==> flow/design.v <==
module inputnSort(
	input 		         		FPGA_CLK1_50,
	input 		    [1:0]		KEY,  
	output		    [3:0]		LED, 
	input 		    [3:0]		SW,  
	input even_clk
);	 
	parameter k	=	4;  
	parameter N	=	4;  
	wire 	clk;
	wire 	reset;	 
	reg 	[k-1:0] 	inp_reg;	 
	reg	[k-1:0] 	reg_out;
	reg inputs_done;  
	assign reset 		= 	KEY[0];
	assign clk              =  	FPGA_CLK1_50;
	assign LED[3:0]         =  	reg_out;
	reg [k-1 : 0] myrows [0 : N-1];	
	integer i;
	reg	[5:0]	counter;  
	reg		mykey;
	reg		key_delay;
	wire		pulses;
	wire		pulse_input;	
	assign pulses		=	mykey ^ key_delay;
	assign pulse_input 	=	pulses & key_delay;
always @(posedge pulse_input) begin  
		if(counter<N) begin  
			myrows[0] <= inp_reg;
			for (i=1; i<N ; i=i+1) begin
				myrows[i] <= myrows[i-1];
			end
		end  
end  
always @(posedge clk or negedge reset) begin
	if(!reset) begin
		inp_reg			<= 4'b0;
		counter[5:0]		<= 5'b0;
		reg_out[3:0]		<= 4'b0;		
	end  
	else begin
		mykey		<=	KEY[1];
		key_delay	<=	mykey;
		if(pulse_input) begin
					counter  <=	counter + 1'b1;		
					if(counter == N+1) begin  
							inputs_done <= 1'b1;
					end		
					if(counter < N) begin
							inp_reg	<=	SW;
							reg_out <=	SW;
							inputs_done <= 0;
					end 
		end  
		if(inputs_done == 1) begin  
			if(even_clk==1'b1) begin			
				for(i=0; i<N ; i=i+2) begin
					if( myrows[i] > myrows[i+1]) begin
					myrows [i+1] <= myrows [i];
					myrows [i] <= myrows [i+1];
					end  
				end  
			end  
			if(even_clk == 1'b0) begin
				for(i=1; i<=N-3 ; i=i+2) begin  
					if( myrows[i] > myrows[i+1]) begin
					myrows [i+1] <= myrows [i];
					myrows [i] <= myrows [i+1];
					end  
				end  
			end  
		end  
	end  
end  
endmodule  
### Reports on inputnSort

Tool output for the design above, in the order of the flow.
Line numbers count from 1 in the design file above.
Operators: Yosys type, input widths -> output width; for muxes data width and select width s.
Library cell names are shortened.
The mark n/a stands for no value.

| design | value |
|---|---|
| top module | inputnSort |
| clock | FPGA_CLK1_50 |
| library | sky130hd |
| library corner | tt_025C_1v80 |

### After elaboration

Yosys after proc, flatten, opt, wreduce and memory -nomap, before mapping. Enables and synchronous resets that opt folds into registers are not counted as muxes. Print and check cells are not counted. Equal cells are merged and count once.

| storage and ports | value |
|---|---|
| register bits | 12 |
| input bits | 8 |
| output and inout bits | 4 |
| elaborated cells | 9 |

| operators by class | value |
|---|---|
| add/sub/neg operators | 1 |
| $lt $le $gt $ge | 1 |
| bitwise operators | 2 |
| reduce/logical cells | 1 |

Operator list:

| cell | count |
|---|---|
| $add 6x1->6 const B | 1 |
| $lt 6x3->1 const B | 1 |
| $reduce_and 2->1 | 1 |
| $and 1x1->1 | 1 |
| $xor 1x1->1 | 1 |

### Logic depth

Depth = most cells in a row (Yosys ltp): at word level without a register or memory, in the mapped netlist without a sequential cell, where the memories' decode and read muxes count.

| logic depth | value |
|---|---|
| depth in word-level cells | 3 |
| ABC_AREA | 1 |
| mapped depth | 6 |
| depth with buffers taken out | 6 |

### Mapped cells and area

Source: synth_stat.txt of the flow (Yosys; design flattened, memories mapped). It holds for the ABC_AREA given above (unset counts as 0); a run with the other value may have another netlist.
Totals and module areas in this step are rounded.

| synthesis totals | value |
|---|---|
| mapped cells | 55 |
| mapped area | 550 µm² |
| sequential part of the area | 310 µm² |
| mapped flip-flops | 12 |
| buffers | 0 |

Cells by type:

| cell | count | total area (µm²) |
|---|---|---|
| dfrtp_1 | 10 | 250.24 |
| edfxtp_1 | 2 | 60.058 |
| nand2_1 | 15 | 56.304 |
| inv_1 | 7 | 26.275 |
| xnor2_1 | 3 | 26.275 |
| o21ai_1 | 5 | 25.024 |
| nand3_4 | 1 | 17.517 |
| ha_1 | 1 | 12.512 |
| nand2_2 | 2 | 12.512 |
| nor2_2 | 2 | 12.512 |
| nor2_4 | 1 | 11.261 |
| nand3_1 | 2 | 10.01 |
| nand3_2 | 1 | 10.01 |
| o21ai_2 | 1 | 8.758 |
| clkinv_2 | 1 | 5.005 |
| inv_2 | 1 | 3.754 |

### Path before layout

Source: OpenSTA report_checks on the synthesized netlist (no wires, ideal clock, input and output delay 20% of the period each), path of least setup slack; recovery checks are left aside. Register names are those of the netlist, which keeps one name where synthesis merged equal registers.

| path after synthesis | value |
|---|---|
| path type | register to register |
| start point | register mykey |
| end point | register reg_out[3] |
| period | 1,590 ps |
| setup time | 118 ps |
| launch time at the first pin | 0 ps |
| arrival time | 805 ps |
| required time | 1,472 ps |
| path slack | 667 ps |
| path delay | 923 ps |
| stages | 7 |
| buffers on the path | 0 |
| period reached after synthesis | 923 ps |

"path delay" is the arrival time less input delay plus setup time.
"stages": output pins that drive a net of the path, with the launching flip-flop's if there is one; two outputs of one cell count as two.
"period reached after synthesis" is the clock period less the worst setup slack; recovery checks do not enter. This is arithmetic on one report: input and output delays are still those of the set period (20% each).
Between the ends stands the longest chain of elaborated cells between them, by number of cells; it is not shown to be the way that was timed. Of several equally long chains one is given.
Each line given opens the expression or statement behind the cell; cells for indexed reads and writes are added by Yosys, which also makes memories of some case tables.

| on the way, after synthesis | value |
|---|---|
| path through | edfxtp_1 -> inv_2 -> nand2_2 -> clkinv_2 -> nand3_4 -> nand2_1 -> o21ai_2 |
| length of the longest elaborated chain | 3 |
| elaborated cells on any way between the ends | 3 |
| source lines of those cells | 2 |
| those cells by class | logic (2); reduce/logical (1) |

RTL lines, path after synthesis:

| item | line | text |
|---|---|---|
| from (decl) | 21 | `reg mykey;` |
| from (assign) | 42 | `mykey <= KEY[1];` |
| $xor 1x1->1 | 25 | `assign pulses = mykey ^ key_delay;` |
| $and 1x1->1 | 26 | `assign pulse_input = pulses & key_delay;` |
| $reduce_and 2->1 | n/a |  |
| to (assign) | 39 | `reg_out[3:0] <= 4'b0;` |
| to (assign) | 51 | `reg_out <= SW;` |
| to (decl) | 13 | `reg [k-1:0] reg_out;` |

### Path in the finished layout

From the final timing report of stored run 1: the path of least setup slack in the routed layout; clock arrival at registers is part of the times.
The report prints the path's times to 10 ps; the period is as set.

| path post-layout | value |
|---|---|
| path type | register to output |
| start point | register reg_out[1] |
| end point | output port LED[1] |
| period | 1,290 ps |
| external output delay | 260 ps |
| launch time at the first pin | 280 ps |
| arrival time | 950 ps |
| required time | 1,030 ps |
| path slack | 80 ps |
| stages | 2 |
| buffers on the path | 1 |

| on the way, post-layout | value |
|---|---|
| path through | dfrtp_1 -> dlygate4sd2_1 |
| length of the longest elaborated chain | 0 |
| elaborated cells on any way between the ends | 0 |
| source lines of those cells | 0 |

RTL lines, path post-layout:

| item | line | text |
|---|---|---|
| from (decl) | 13 | `reg [k-1:0] reg_out;` |
| from (assign) | 39 | `reg_out[3:0] <= 4'b0;` |
| from (assign) | 51 | `reg_out <= SW;` |
| to (decl) | 4 | `output [3:0] LED,` |

# Flow runs of inputnSort

Record of 2 stored runs of the RTL-to-layout flow on inputnSort, platform sky130hd. The runs are unordered. Constraints: input delay and output delay 20% of the set period each, output load 0.01 pF.
"clock period achieved" = clock period - worst setup slack. The figure is calculated, with input and output delays left at 20% of the set period.
"time of the worst setup path" is the time allowed to the run's worst setup path (the clock period less input and output delay, where it has them) less its slack. Clock arrival times count: a late capture clock shortens it, a late launch clock lengthens it.
"overall power" is the tool's figure for a default switching activity; nothing was simulated.
"time of the worst setup path" is given in steps of 10 ps.
The results are shown rounded.
Settings: n/a = not set for that run.
Among the results, n/a means that no value is shown for the run.

| setting or result | stored run 1 | stored run 2 |
|---|---|---|
| period_ns | 1.29 | 1.08 |
| CORE_UTILIZATION | 24 | 69 |
| SETUP_SLACK_MARGIN | -0.03 | -0.01 |
| CELL_PAD_IN_SITES_DETAIL_PLACEMENT | 1 | n/a |
| TNS_END_PERCENT | 55 | n/a |
| ABC_AREA | 1 | n/a |
| GPL_TIMING_DRIVEN | 0 | 1 |
| GPL_ROUTABILITY_DRIVEN | 1 | n/a |
| CTS_CLUSTER_SIZE | 32 | 99 |
| SLEW_MARGIN | 20 | 10 |
| CAP_MARGIN | 20 | 20 |
| CORE_MARGIN | 2 | 2 |
| PLACE_DENSITY | n/a | 0.61 |
| CORE_ASPECT_RATIO | n/a | 1.47 |
| MIN_ROUTING_LAYER | n/a | met2 |
| mapped cell area after synthesis (µm²) | 550 | n/a |
| summed negative setup slack (ps) | 0 | n/a |
| overall power (µW) | 1,400 | n/a |
| clock period achieved (ps) | 1,211 | n/a |
| final design utilization (%) | 33 | n/a |
| die size (µm²) | 2,700 | n/a |
| time of the worst setup path (ps) | 950 | n/a |
| kind of the worst setup path | register to output | n/a |
| std-cell area (final layout) (µm²) | 710 | n/a |
| lowest setup slack (ps) | 79 | n/a |

Stored run 2: stopped before the end: floorplanning reported PDN-0185
