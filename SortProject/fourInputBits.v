==> flow/design.v <==
module fourInputBits(
	input 		         		FPGA_CLK1_50,
	input 		    [1:0]		KEY,  
	output		    [4:0]		LED, 
	input 		    [3:0]		SW  
);	 
	parameter n	=	4;  
	parameter N	=	3;  
	wire 	clk;
	wire 	reset;	 
	reg 	[n-1:0] 	inp_reg;	 
	reg	[n-1:0] 	reg_out;
	assign reset 		= 	KEY[0];
	assign clk              =  	FPGA_CLK1_50;
	assign LED[3:0]         =  	reg_out;
	reg [n-1 : 0] myrows [0 : N-1];	
	integer i;
	reg	[5:0]	counter;  
	reg		key;
	reg		key_delay;
	wire		pulses;
	wire		pulse_input;	
	assign pulses		=	key ^ key_delay;
	assign pulse_input 	=	pulses & key_delay;
	reg inputs_done;  
always @(posedge pulse_input) begin  
		if(counter<N) begin  
			myrows[0] <= inp_reg;
			for (i=1; i<N ; i=i+1) begin
				myrows[i] <= myrows[i-1];
			end
		end  
end  
always @(posedge clk or negedge reset) begin
	if(!reset) begin
		inp_reg			<= 4'b0;
		counter[5:0]		<= 5'b0;
		reg_out[3:0]		<= 4'b0;		
	end  
	else begin
		key		<=	KEY[1];
		key_delay	<=	key;
		if(pulse_input) begin
					counter  <=	counter + 1'b1;		
					if(counter == N)  
							counter	<=	4'b0;
					if(counter < N) begin
							inp_reg	<=	SW;
							reg_out <=	SW;
					end 
		end  
	end  
end  
endmodule  
Step by step through the tools: fourInputBits. The steps from the RTL of fourInputBits to its reports follow in flow order. Line numbers count from 1 in the design file above. Operators carry their Yosys type and port widths (W data, S select, Z words). A cell with n/a has no value.

Top: fourInputBits. Clock: FPGA_CLK1_50. Library: sky130hd. Corner: tt_025C_1v80.

Elaborated design. Yosys after proc, flatten, opt, wreduce and memory -nomap, before mapping. Enables and synchronous resets that opt folds into registers are not counted as muxes. Print and check cells are not counted. Equal cells are merged and count once.

The entry for register bits after elaboration reads 12. Input port bits: 7. The figure for output and inout port bits is 5. For elaborated cells the number is 11.

The figure for add/subtract/negate cells is 1. The figure for $lt $le $gt $ge is 1. The entry for equality and inequality tests reads 1. The entry for multiplexer cells reads 1. Bitwise logic cells: 2. The figure for reduce/logical cells is 1.

Operators by type and width (number): $add A6 B1 Y6 const B (1); $lt A6 B2 Y1 const B (1); $eq A6 B2 Y1 const B (1); $mux W6 (1); $reduce_and A2 Y1 (1); $and A1 B1 Y1 (1); $xor A1 B1 Y1 (1).

Logic depth. Longest topological path by Yosys (ltp), each cell counted once; first at word level (registers and memories cut), then after technology mapping (sequential cells cut; the memories' decode and read muxes count).

The figure for depth after elaboration is 3. ABC_AREA: 0. Depth in mapped cells: 4. For gate-level depth less buffers the number is 4.

Synthesis result. The flow's flattened synthesis, as Yosys stat reports it; memories are mapped. The netlist is that of the ABC_AREA named above (0 if unset); the other value can give another one. The area totals of this step are shown rounded.

Cells by type: sky130_fd_sc_hd__dfrtp_1 (number 10, area in all 250.24 µm²); sky130_fd_sc_hd__edfxtp_1 (number 2, area in all 60.058 µm²); sky130_fd_sc_hd__mux2_4 (number 4, area in all 60.058 µm²); sky130_fd_sc_hd__xnor2_1 (number 3, area in all 26.275 µm²); sky130_fd_sc_hd__nor4_4 (number 1, area in all 21.27 µm²); sky130_fd_sc_hd__nand3b_4 (number 1, area in all 20.019 µm²); sky130_fd_sc_hd__nand4_1 (number 3, area in all 18.768 µm²); sky130_fd_sc_hd__ha_1 (number 1, area in all 12.512 µm²); sky130_fd_sc_hd__nand2_1 (number 3, area in all 11.261 µm²); sky130_fd_sc_hd__a21o_2 (number 1, area in all 8.758 µm²); sky130_fd_sc_hd__a211oi_1 (number 1, area in all 7.507 µm²); sky130_fd_sc_hd__a21o_1 (number 1, area in all 7.507 µm²); sky130_fd_sc_hd__and2b_1 (number 1, area in all 7.507 µm²); sky130_fd_sc_hd__and3_2 (number 1, area in all 7.507 µm²); sky130_fd_sc_hd__buf_4 (number 1, area in all 7.507 µm²); sky130_fd_sc_hd__nand3b_1 (number 1, area in all 7.507 µm²); sky130_fd_sc_hd__nand2b_1 (number 1, area in all 6.256 µm²); sky130_fd_sc_hd__nor3_1 (number 1, area in all 5.005 µm²); sky130_fd_sc_hd__conb_1 (number 1, area in all 3.754 µm²).

The figure for cells in the netlist is 38. Under cell area after synthesis stands 550 µm². The entry for sequential part of the area reads 310 µm². For mapped flip-flops the number is 12. For buffer cells the number is 1.

Worst setup path after synthesis. OpenSTA on the mapped netlist: ideal clock, no wires. The path of least setup slack (recovery checks aside). Input and output delay are each 20% of the period. Register names are those of the netlist, which keeps one name where synthesis merged equal registers.

Path kind: register -> register. Start: register counter[2]. End: register reg_out[0]. The entry for period reads 1590 ps. The entry for setup time reads 125 ps. Time at the first pin: 0 ps. The figure for arrival is 1216 ps. For required time the number is 1465 ps. The figure for setup slack is 249 ps. Under path delay stands 1341 ps. The figure for stages on the path is 4. Buffers on the path: 0. The entry for synthesis period reached reads 1341 ps.

"path delay" is the arrival time less input delay plus setup time. "stages on the path": output pins that drive a net of the path, with the launching flip-flop's if there is one; two outputs of one cell count as two. "synthesis period reached" = period - worst setup slack (recovery checks aside). The figure is calculated, with input and output delays left at 20% of the set period. Between the ends stands the longest chain of elaborated cells between them, by number of cells; it is not shown to be the way that was timed. Of several equally long chains one is given. A line is the first line of the expression or statement that the cell stems from. Yosys adds cells for indexed reads and writes and turns some case tables into memories. At most two assigning lines are given for a register; there are more.

Cell sequence: sky130_fd_sc_hd__dfrtp_1 -> sky130_fd_sc_hd__nor4_4 -> sky130_fd_sc_hd__nand3b_4 -> sky130_fd_sc_hd__mux2_4. The figure for length of the longest elaborated chain is 2. The figure for elaborated cells on any way between the ends is 2. Those cells by class: compare: 1; reduce/logical: 1.

RTL lines, path post-synthesis: start: declaration (RTL line 18) `reg [5:0] counter;`; start: assignment (RTL line 37) `counter[5:0] <= 5'b0;`; start: assignment (RTL line 44) `counter <= counter + 1'b1;`; $lt A6 B2 Y1 (RTL line 47) `if(counter < N) begin`; $reduce_and A2 Y1; end: assignment (RTL line 38) `reg_out[3:0] <= 4'b0;`; end: assignment (RTL line 49) `reg_out <= SW;`; end: declaration (RTL line 12) `reg [n-1:0] reg_out;`.

Path in the finished layout. From the final timing report of flow run 1: the path of least setup slack in the routed layout; clock arrival at registers is part of the times. The report prints the path's times to 10 ps; the period is as set.

Path kind: register -> register. Start: register counter[2]. End: register reg_out[1]. The entry for period reads 1670 ps. The entry for setup time reads 110 ps. Time at the first pin: 270 ps. The figure for arrival is 1540 ps. For required time the number is 1830 ps. The figure for setup slack is 280 ps. The figure for stages on the path is 4. Buffers on the path: 0.

Between the ends stands the longest chain of elaborated cells between them, by number of cells; it is not shown to be the way that was timed. Of several equally long chains one is given. At most two assigning lines are given for a register; there are more.

Cell sequence: sky130_fd_sc_hd__dfrtp_2 -> sky130_fd_sc_hd__nor4_4 -> sky130_fd_sc_hd__nand3b_4 -> sky130_fd_sc_hd__mux2_4. The figure for length of the longest elaborated chain is 2. The figure for elaborated cells on any way between the ends is 2. Those cells by class: compare: 1; reduce/logical: 1.

RTL lines, path after layout: start: declaration (RTL line 18) `reg [5:0] counter;`; start: assignment (RTL line 37) `counter[5:0] <= 5'b0;`; start: assignment (RTL line 44) `counter <= counter + 1'b1;`; $lt A6 B2 Y1 (RTL line 47) `if(counter < N) begin`; $reduce_and A2 Y1; end: assignment (RTL line 38) `reg_out[3:0] <= 4'b0;`; end: assignment (RTL line 49) `reg_out <= SW;`; end: declaration (RTL line 12) `reg [n-1:0] reg_out;`.

# Flow runs of fourInputBits

Record of 2 stored runs of the RTL-to-layout flow on fourInputBits, platform sky130hd. The runs are unordered. Constraints: input delay and output delay 20% of the set period each, output load 0.01 pF. "clock period reached" = clock period - worst setup slack. The figure is calculated, with input and output delays left at 20% of the set period. "time used up by the worst setup path" = time allowed to the worst setup path (clock period - input delay - output delay, where it has them) - its slack; a late launch clock adds to it, a late capture clock takes from it. "power consumption" rests on the timing tool's default activity at the inputs, not on a simulated workload. "time used up by the worst setup path" is known to 10 ps. The measured numbers are rounded.

Flow run 1 has these settings: period_ns 1.67; SETUP_SLACK_MARGIN 0.5; CAP_MARGIN 20; CORE_MARGIN 2; CORE_UTILIZATION 40; SLEW_MARGIN 20. The post-route utilization stands at 57 %. The setup slack of the worst path comes to 280 ps. The measured clock period reached is 1386 ps. The total negative slack on setup checks comes to 0 ps. The standard-cell area after layout reads 730 µm². The measured chip area after synthesis (Yosys) is 550 µm². The time used up by the worst setup path is 1390 ps. Critical path type: register -> register. The power consumption comes to 0.81 mW. For the area inside the die boundary the run shows 1700 µm².

Flow run 2 has these settings: period_ns 1.11; CORE_UTILIZATION 55; PLACE_DENSITY_LB_ADDON 0.29; HOLD_SLACK_MARGIN -0.07; CORE_ASPECT_RATIO 1.78; CELL_PAD_IN_SITES_GLOBAL_PLACEMENT 3; CELL_PAD_IN_SITES_DETAIL_PLACEMENT 2; TNS_END_PERCENT 30; ABC_AREA 0; GPL_TIMING_DRIVEN 1; CTS_CLUSTER_DIAMETER 136; CAP_MARGIN 20; CORE_MARGIN 2; SLEW_MARGIN 20. Outcome: not finished: floorplanning ended with error PDN-0185.
